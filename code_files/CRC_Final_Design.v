==> flow/design.v <==
module one(input inp,clk,ld, output [95:0] out, output done);
  reg [95:0] out;
  reg done;
  reg [3:0] x;
  reg p1,p0;
  integer i;
  always@(posedge clk)
    begin
     #7 if(ld)
        begin
          x<=4'd0;
          i=-1;
          done=0;
          out=96'd0;
        end
      else if(i<=47)
        begin
          p0<=x[1]+x[2]+x[3]+x[0];
          p1<=x[1]+x[3]+x[0];
          if(i>=0)
            out[((47-i)*2)+:2]<={p1,p0};
          i<=i+1;
          x<={inp,x[3:1]};
        end
      else 
        done=1;
    end
endmodule
module two(input x16,clk,ld ,output [15:0] r,output done);  
  parameter bits=32;  
  	reg [15:0] r;  
  reg r15,r2,r0;  
  reg done;  
  integer i; 
  assign r15=r[14]+r[15]+x16; 
  assign r2=r[1]+r[15]+x16;  
  assign r0=r[15]+x16;  
  always@(posedge clk)    
  begin
   #5 if(ld)
      begin 
        r[15:0]<=16'hFFFF;
        i=0;done=1'b0;
      end 
    else  
      begin  
        if(i<bits) 
          begin
            r[15:0]<={r15,r[13:2],r2,r[0],r0}; 
            i<=i+1; 
          end   
        else begin r<=r;done=1'b1;
        end 
      end
  end
endmodule
module interleave (input [95:0] out, output [95:0] int_out);
  bfinterleaver a(out[7:0] , out[15:8] , out[23:16] , out[31:24] ,
                 int_out[7:0] ,
    int_out[15:8] ,	
 int_out[23:16] ,
    int_out[31:24] );
   bfinterleaver b(
      out[39:32] ,
      out[47:40] ,
      out[55:48] ,
      out[63:56] , 	
     int_out[39:32], int_out[47:40], int_out[55:48],int_out[63:56] );
   bfinterleaver c(
     out[71:64], out[79:72],out[87:80], out[95:88],int_out[71:64],int_out[79:72],int_out[87:80],int_out[95:88]);
   endmodule
module bfinterleaver(
input [7:0] byte0,
input [7:0] byte1,
input [7:0] byte2,
input [7:0] byte3, 
output [7:0] out0,
output [7:0] out1,
output [7:0] out2,
output [7:0] out3
);
  assign out0[7] =byte3[1];
  assign out0[6] =byte3[0];
  assign out0[5] =byte2[1];
  assign out0[4] =byte2[0];
  assign out0[3] =byte1[1];
  assign out0[2] =byte1[0];
  assign out0[1] =byte0[1];
  assign out0[0] =byte0[0];
  assign out1[7] =byte3[3];
  assign out1[6] =byte3[2];
  assign out1[5] =byte2[3];
  assign out1[4] =byte2[2];
  assign out1[3] =byte1[3];
  assign out1[2] =byte1[2];
  assign out1[1] =byte0[3];
  assign out1[0] =byte0[2];
  assign out2[7] =byte3[5];
  assign out2[6] =byte3[4];
  assign out2[5] =byte2[5];
  assign out2[4] =byte2[4];
  assign out2[3] =byte1[5];
  assign out2[2] =byte1[4];
  assign out2[1] =byte0[5];
  assign out2[0] =byte0[4];
  assign out3[7] =byte3[7];
  assign out3[6] =byte3[6];
  assign out3[5] =byte2[7];
  assign out3[4] =byte2[6];
  assign out3[3] =byte1[7];
  assign out3[2] =byte1[6];
  assign out3[1] =byte0[7];
  assign out3[0] =byte0[6];
endmodule
module s_reg #(parameter bits=48)(input [bits-1:0] rn,input clk,start,output ou);
  integer i;
  reg ou;
  always@(posedge clk )
    begin
      #5if(start)
        begin i=0;ou<=rn[bits-1]; end
      else if(i<(bits-1))
        begin
          ou<=rn[bits-2-i];
          i<=i+1;
        end     
    end
endmodule  
* Reports on s_reg
Tool output for the design above, in the order of the flow.
Lines are those of the file above, counted from 1.
Operators: Yosys type, input widths -> output width; for muxes data width and select width s.
Library cell names are shortened.
Not given: -
- Design top :: s_reg
- Clock port :: clk
- Cell library :: sky130hd
- Corner :: tt_025C_1v80

* Word level
Yosys after proc, flatten, opt, wreduce and memory -nomap, before mapping. Memory bits, and registers merged into a memory's read port (data or address), are not among the register bits. Print and check cells are not counted. Equal cells are merged and count once.
- Elaborated cells :: 9
- Input port bits :: 50
- Output and inout port bits :: 1
- Register bits :: 33
- Mux-type cells :: 2
- Reduce/logical cells :: 1
- Shifts and indexed selects :: 1
- $add $sub $neg :: 2
- Magnitude comparators :: 1
** Operators with widths (count)
- $shiftx 48x32->1 :: 1
- $add 32x2->32 const B :: 1
- $lt 32x7->1 const B :: 1
- $sub 7x32->32 const A :: 1
- $reduce_bool 2->1 :: 1
- $mux 1 :: 2

* Longest topological paths
Longest topological path by Yosys (ltp), each cell counted once; first at word level (registers and memories cut), then after technology mapping (sequential cells cut; the memories' decode and read muxes count).
- Depth in word-level cells :: 4
- ABC_AREA :: 0
- Mapped depth :: 9
- Mapped depth without buffers :: 7

* Netlist
Yosys stat after the flow's synthesis: flattened, memories mapped to cells. It holds for the ABC_AREA given above (unset counts as 0); a run with the other value may have another netlist.
** Cell types
- dfxtp_1 :: count 32, area in all 640.614 sq um
- mux4_2 :: count 12, area in all 270.259 sq um
- xnor2_1 :: count 22, area in all 192.685 sq um
- nor2_1 :: count 36, area in all 135.13 sq um
- xor2_1 :: count 8, area in all 70.067 sq um
- nand3_1 :: count 13, area in all 65.062 sq um
- mux2i_1 :: count 6, area in all 60.058 sq um
- nor4_1 :: count 9, area in all 56.304 sq um
- and4_1 :: count 6, area in all 52.55 sq um
- nor3_1 :: count 9, area in all 45.043 sq um
- and3_1 :: count 6, area in all 37.536 sq um
- nand2_1 :: count 10, area in all 37.536 sq um
- buf_2 :: count 6, area in all 30.029 sq um
- edfxtp_1 :: count 1, area in all 30.029 sq um
- nor3b_1 :: count 4, area in all 30.029 sq um
- clkbuf_1 :: count 7, area in all 26.275 sq um
- ha_1 :: count 2, area in all 25.024 sq um
- nand4_1 :: count 4, area in all 25.024 sq um
Not listed: further types 26, cells in them 44.
- Sequential part of the area :: 670.6 sq um
- Buffers :: 15
- Cells in the netlist :: 237
- Cell area after synthesis :: 2160.8 sq um
- Mapped flip-flops :: 33

* Timing after synthesis
OpenSTA on the mapped netlist: ideal clock, no wires. The path of least setup slack (recovery checks aside). Input and output delay are each 20% of the period. Register names are those of the netlist, which keeps one name where synthesis merged equal registers.
- Path kind :: register -> register
- From :: reg i[1]
- To :: reg ou
- Data required time :: 3.242 ns
- Path buffers :: 1
- Setup time :: 0.268 ns
- Launch time at the first pin :: 0.000 ns
- Clock period :: 3.51 ns
- Arrival :: 1.816 ns
- Path slack :: 1.426 ns
- Path delay :: 2.084 ns
- Driving pins on the path :: 7
- Synthesis period reached :: 2.084 ns
"path delay" is the arrival time less input delay plus setup time.
"driving pins on the path" counts driving pins, that of a launching flip-flop among them; a cell with two outputs on the path counts twice.
"synthesis period reached" is the clock period less the worst setup slack; recovery checks do not enter. This is arithmetic on one report: input and output delays are still those of the set period (20% each).
The rows between start and end are the longest chain of elaborated cells between them; the timing report does not say that the signal goes this way. Where chains are equally long, one stands for them.
A line is the first line of the expression or statement that the cell stems from. Yosys adds cells for indexed reads and writes and turns some case tables into memories.
Ways into the end's enable are left out, as the timed path ends at the data pin.
- Path through :: dfxtp_1 > ha_1 > buf_1 > mux4_2 > mux2_2 > a21oi_1 > a311oi_1
- Length of the longest elaborated chain :: 4
- Elaborated cells between the ends (all ways) :: 5
- RTL lines with such cells :: 3
- Classes of those cells :: add/sub (1); compare (1); shift (1); mux (2)
** Ends and longest elaborated chain, post-synthesis
- start: declaration :: RTL line 116 : integer i;
- start: assignment :: RTL line 121 : begin i=0;ou<=rn[bits-1]; end
- start: assignment :: RTL line 125 : i<=i+1;
- $sub 7x32->32 :: RTL line 124 : ou<=rn[bits-2-i];
- $shiftx 48x32->1 :: RTL line 124
- $mux 1 :: RTL line 122 : else if(i<(bits-1))
- $mux 1 :: RTL line 120 : #5if(start)
- end: assignment :: RTL line 121
- end: assignment :: RTL line 124
- end: declaration :: RTL line 115 : module s_reg #(parameter bits=48)(input [bits-1:0] rn,input clk,start,output ou);

* Timing after layout
Path of least setup slack in the final report of job 2 (OpenROAD, finished layout, wires in). Where an end is a register, its clock arrival counts in the times.
- Path kind :: register -> register
- From :: reg i[1]
- To :: reg i[20]
- Driving pins on the path :: 9
- Path buffers :: 1
- Data required time :: 3.32 ns
- Arrival :: 2.48 ns
- Setup time :: 0.12 ns
- Clock period :: 3.16 ns
- Path slack :: 0.84 ns
- Launch time at the first pin :: 0.27 ns
The rows between start and end are the longest chain of elaborated cells between them; the timing report does not say that the signal goes this way. Where chains are equally long, one stands for them.
- Path through :: dfxtp_1 > ha_1 > and3_1 > o21ai_1 > a31oi_2 > buf_4 > and4bb_2 > xnor2_1 > nor2_1
- Length of the longest elaborated chain :: 1
- Elaborated cells between the ends (all ways) :: 2
- RTL lines with such cells :: 2
- Classes of those cells :: add/sub (1); compare (1)
** Ends and longest elaborated chain, after layout
- start: declaration :: RTL line 116 : integer i;
- start: assignment :: RTL line 121 : begin i=0;ou<=rn[bits-1]; end
- start: assignment :: RTL line 125 : i<=i+1;
- $add 32x2->32 :: RTL line 125
- end: assignment :: RTL line 121
- end: assignment :: RTL line 125
- end: declaration :: RTL line 116

FLOW RESULTS
============

Top module s_reg; platform sky130hd; tools Yosys and OpenROAD; 2 stored runs in no particular order. Input and output delays are each 20% of the period that was set; the output load is 0.01 pF.
"clock period achieved" is the run's clock period less its worst setup slack. It is reckoned from that one timing run; input and output delays stay at 20% of the period that was set.
"worst path time": the worst setup path's part of the clock period (all of it between registers, 20% less for each end at a port) less its slack. A launch clock that arrives late makes it longer, a capture clock that arrives late makes it shorter.
"total power after layout": no workload was simulated; the value follows from the tool's default switching activity.

* Job 1
** Files
==> flow/run.sh <==
#!/bin/bash
# the make line also repeats the synthesis and layout settings of config.mk as NAME=value (left out here)
make -C /OpenROAD-flow-scripts/flow DESIGN_CONFIG=/design/flow/config.mk WORK_HOME=/design/flow/orfs CLKGATE_MAP_FILE= finish
==> flow/config.mk <==
export PLATFORM = sky130hd
export DESIGN_NAME = s_reg
export DESIGN_NICKNAME = s_reg
export VERILOG_FILES = /design/flow/design.v
export SDC_FILE = /design/flow/constraint.sdc
export NUM_CORES = 4
export LEC_CHECK = 0
export ABC_AREA = 0
export CAP_MARGIN = 30
export CELL_PAD_IN_SITES_DETAIL_PLACEMENT = 1
export CORE_MARGIN = 2
export CORE_UTILIZATION = 60
export PLACE_DENSITY_LB_ADDON = 0.05
export SETUP_SLACK_MARGIN = 0.76
export SLEW_MARGIN = 20
==> flow/constraint.sdc <==
create_clock -name core_clock -period 3.09 [get_ports {clk}]
set_input_delay 0.6180 -clock core_clock [delete_from_list [all_inputs] [get_ports {clk}]]
set_output_delay 0.6180 -clock core_clock [all_outputs]
set_load 0.01 [all_outputs]
** Results
Incomplete, placement halted on DPL-0033.

* Job 2
** Files
==> flow/run.sh <==
#!/bin/bash
# the make line also repeats the synthesis and layout settings of config.mk as NAME=value (left out here)
make -C /OpenROAD-flow-scripts/flow DESIGN_CONFIG=/design/flow/config.mk WORK_HOME=/design/flow/orfs CLKGATE_MAP_FILE= finish
==> flow/config.mk <==
export PLATFORM = sky130hd
export DESIGN_NAME = s_reg
export DESIGN_NICKNAME = s_reg
export VERILOG_FILES = /design/flow/design.v
export SDC_FILE = /design/flow/constraint.sdc
export NUM_CORES = 4
export LEC_CHECK = 0
export CAP_MARGIN = 30
export CELL_PAD_IN_SITES_DETAIL_PLACEMENT = 0
export CORE_ASPECT_RATIO = 0.7
export CORE_MARGIN = 2
export CORE_UTILIZATION = 43
export CTS_CLUSTER_DIAMETER = 372
export GPL_TIMING_DRIVEN = 1
export PLACE_DENSITY_LB_ADDON = 0.1
export SETUP_SLACK_MARGIN = 0.43
export SLEW_MARGIN = 20
==> flow/constraint.sdc <==
create_clock -name core_clock -period 3.16 [get_ports {clk}]
set_input_delay 0.6320 -clock core_clock [delete_from_list [all_inputs] [get_ports {clk}]]
set_output_delay 0.6320 -clock core_clock [all_outputs]
set_load 0.01 [all_outputs]
** Results
- Clock period achieved :: 2.321 ns
- Worst path time :: 2.32 ns
- Worst setup path kind :: register -> register
- Setup slack of the worst path :: 0.839 ns
- Total negative slack :: 0.000 ns
- Standard-cell area after routing :: 2813.9 sq um
- Synthesized cell area :: 2160.8 sq um
- Die outline area :: 5617.2 sq um
- Utilization after routing :: 58.5 %
- Total power after layout :: 0.9255 mW
- Final worst hold slack :: 0.500 ns
