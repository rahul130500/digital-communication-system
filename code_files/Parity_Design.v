==> flow/design.v <==
module task3(input inpv,clk,ld, output [95:0] fec, output done);
  reg [95:0] fec;
  reg done;
  reg [3:0] x;
  reg p1,p0;
  integer i;
  always@(posedge clk)
    begin
      if(ld)
        begin
          x<=4'd0;
          i=-1;
          done=0;
          fec=96'd0;
        end
      else if(i<=47)
        begin
          p0<=x[1]+x[2]+x[3]+x[0];
          p1<=x[1]+x[3]+x[0];
          if(i>=0)
            fec[((47-i)*2)+:2]<={p1,p0};
          i<=i+1;
          x<={inpv,x[3:1]};
        end
      else 
        done=1;
    end
endmodule
module shift_reg #(parameter bits=48)(input [bits-1:0] inp,input clk,start,output ou);
  integer i;
  reg ou;
  always@(negedge clk )
    begin
      if(start)
        begin i=0;ou<=inp[bits-1]; end
      else if(i<(bits-1))
        begin
          ou<=inp[bits-2-i];
          i<=i+1;
        end     
    end
endmodule 
# Tool chain data of task3
# Tool output for the design above, in the order of the flow.
# Lines are those of the file above, counted from 1.
# Operators: Yosys type, input widths -> output width; for muxes data width and select width s.
# Library cell names are shortened.
# Not given: n/a
[design]
design = "task3"
clock = "clk"
cell_library = "sky130hd"
pvt_corner = "tt_025C_1v80"

# After elaboration
# Yosys after proc, flatten, opt, wreduce and memory -nomap, before mapping. Enables and synchronous resets that opt folds into registers are not counted as muxes. Memory bits, and registers merged into a memory's read port (data or address), are not among the register bits. Print and check cells are not counted. Equal cells are merged and count once.
[classes]
muxes = 0
reduce_logical = 2
div_mod_pow = 0
n_eq = 0
multipliers = 0
logic = 4
compare = 2
shift = 2
addsub = 8
[op_table]
columns = ["op", "n"]
rows = [
  ["$shift 2x33->96", 1],
  ["$shift 2x33->96 const A", 1],
  ["$and 96x96->96", 1],
  ["$or 96x96->96", 1],
  ["$not 96->96", 1],
  ["$neg 32->33", 1],
  ["$ge 32x1->1 const B", 1],
  ["$add 32x2->32 const B", 1],
  ["$le 32x7->1 const B", 1],
  ["$sub 7x31->31 const A", 1],
  ["$add 1x1->1", 5],
  ["$reduce_and 3->1", 1],
  ["$reduce_and 2->1", 1],
  ["$not 1->1", 1],
]
[word_totals]
output_inout_bits = 97
romBits = 0
reg_bits = 135
latch_bits = 0
clocked_rd_ports_x_width = 0
memories = 0
ramBits = 0

# Logic depth
# Longest topological path by Yosys (ltp), each cell counted once; first at word level (registers and memories cut), then after technology mapping (sequential cells cut; the memories' decode and read muxes count).
[logic_depth]
ltp_word = 6
ABC_AREA = 0
depth_mapped = 17
ltp_nobuf = 13

# After synthesis
# Yosys stat after the flow's synthesis: flattened, memories mapped to cells. It holds for the ABC_AREA given above (unset counts as 0); a run with the other value may have another netlist.
# Totals and module areas in this step are rounded.
[synth_totals]
area_um2 = 8300
ff_cells = 135
cell_count = 804
n_buf = 62
sequential_area_um2 = 3700
[by_type]
columns = ["cell", "n", "type_area_um2"]
rows = [
  ["edfxtp_1", 98, 2.94E+03],
  ["mux2_2", 92, 1.04E+03],
  ["dfxtp_1", 37, 740.71],
  ["xnor2_1", 40, 350.336],
  ["nand4_1", 44, 275.264],
  ["xor2_1", 25, 218.96],
  ["nor2_1", 58, 217.709],
  ["nand2_1", 52, 195.187],
  ["nand3_1", 39, 195.187],
  ["clkbuf_1", 47, 176.419],
  ["nor3_1", 35, 175.168],
  ["nand2b_1", 22, 137.632],
  ["o21ai_0", 22, 110.106],
  ["nor4_1", 16, 100.096],
  ["a21oi_1", 16, 80.077],
  ["mux2i_1", 8, 80.077],
  ["and4_1", 9, 78.826],
  ["ha_1", 6, 75.072],
]
# Other cell types: 45; their cells: 138.

# Path before layout
# OpenSTA on the mapped netlist: ideal clock, no wires. The path of least setup slack (recovery checks aside). Input and output delay are each 20% of the period. Register names are those of the netlist, which keeps one name where synthesis merged equal registers.
[synth_path]
path_kind = "input to register"
start = "in ld"
end = "reg fec[0]"
path_delay_ns = 7.609
driving_pins = 3
clock_period_ns = 11.5
path_buffers = 2
path_slack_ns = 1.590
arrival_time_ns = 9.242
synth_period_reached_ns = 9.91
# "path_delay_ns" is the arrival time less input delay plus setup time.
# "driving_pins" counts driving pins, that of a launching flip-flop among them; a cell with two outputs on the path counts twice.
# "synth_period_reached_ns" = period - worst setup slack (recovery checks aside). The figure is calculated, with input and output delays left at 20% of the set period.
# The rows between start and end are the longest chain of elaborated cells between them; the timing report does not say that the signal goes this way. Where chains are equally long, one stands for them.
# A line is the first line of the expression or statement that the cell stems from. Yosys adds cells for indexed reads and writes and turns some case tables into memories.
# Lines with a computed index may be missing from the assigning lines.
[synth_via]
path_cell_list = "clkbuf_1 clkbuf_1 nor3_1"
elab_chain_cells = 2
[synth_rtl]
columns = ["element", "line_no", "source"]
rows = [
  ["from (decl)", 1, "module task3(input inpv,clk,ld, output [95:0] fec, output done);"],
  ["$not 1->1", "n/a", ""],
  ["$reduce_and 3->1", "n/a", ""],
  ["to (assign)", 14, "fec=96'd0;"],
  ["to (decl)", 1, ""],
]

# Path in the finished layout
# Path of least setup slack in the final report of stored run 2 (OpenROAD, finished layout, wires in). Where an end is a register, its clock arrival counts in the times.
[layout_path]
path_kind = "register to register"
start = "reg i[0]"
end = "reg fec[74]"
path_buffers = 1
clock_period_ns = 6.63
path_slack_ns = 1.59
driving_pins = 14
arrival_time_ns = 5.23
# The rows between start and end are the longest chain of elaborated cells between them; the timing report does not say that the signal goes this way. Where chains are equally long, one stands for them.
# Lines with a computed index may be missing from the assigning lines.
# The path ends at the data pin of a flip-flop with enable; ways to the enable are not counted.
[layout_via]
path_cell_list = "dfxtp_1 ha_1 nand4_1 or2_2 o21bai_1 or4_4 a211oi_1 mux2i_1 a22oi_1 or3_1 nor4_4 buf_6 and4_1 mux2_2"
elab_chain_cells = 6
[layout_rtl]
columns = ["element", "line_no", "source"]
rows = [
  ["from (decl)", 6, "integer i;"],
  ["from (assign)", 12, "i=-1;"],
  ["from (assign)", 22, "i<=i+1;"],
  ["$sub 7x31->31", 21, "fec[((47-i)*2)+:2]<={p1,p0};"],
  ["$neg 32->33", 21, ""],
  ["$shift 2x33->96", 21, ""],
  ["$not 96->96", 21, ""],
  ["$and 96x96->96", 21, ""],
  ["$or 96x96->96", 21, ""],
  ["to (assign)", 14, "fec=96'd0;"],
  ["to (decl)", 1, "module task3(input inpv,clk,ld, output [95:0] fec, output done);"],
]

# Measured results for task3: 2 stored runs of the Yosys and OpenROAD flow on sky130hd. The settings differ; the order carries no meaning. The constraints put input and output delay at 20% of the set period each and load the outputs with 0.01 pF.
# "period_reached_ns" means the clock period less the worst setup slack. The figure is calculated, with input and output delays left at 20% of the set period.
# "total_power_mw" rests on the timing tool's default activity at the inputs, not on a simulated workload.
# Values from the reports are rounded here.

[[run]]
name = "stored run 1"
[run.settings]
period_ns = 8.06
CORE_UTILIZATION = 71
SETUP_SLACK_MARGIN = 2.24
PLACE_DENSITY_LB_ADDON = 0.19
CORE_ASPECT_RATIO = 1.26
CELL_PAD_IN_SITES_DETAIL_PLACEMENT = 1
GPL_TIMING_DRIVEN = 0
CTS_CLUSTER_SIZE = 52
CAP_MARGIN = 40
MAX_ROUTING_LAYER = "met4"
CORE_MARGIN = 2
SLEW_MARGIN = 20
[run.results]
outcome = "not finished: placement ended with error DPL-0033"

[[run]]
name = "stored run 2"
[run.settings]
period_ns = 6.63
CORE_UTILIZATION = 61
SETUP_SLACK_MARGIN = 1.32
CORE_MARGIN = 9
GPL_ROUTABILITY_DRIVEN = 1
CTS_CLUSTER_DIAMETER = 247
CAP_MARGIN = 20
SLEW_MARGIN = 20
[run.results]
ys_area_um2 = 8300
die_um2 = 18000
final_util_pct = 76
fin_ws_ns = 1.6
holdWs_ns = 0.48
total_power_mw = 4.9
period_reached_ns = 5.045
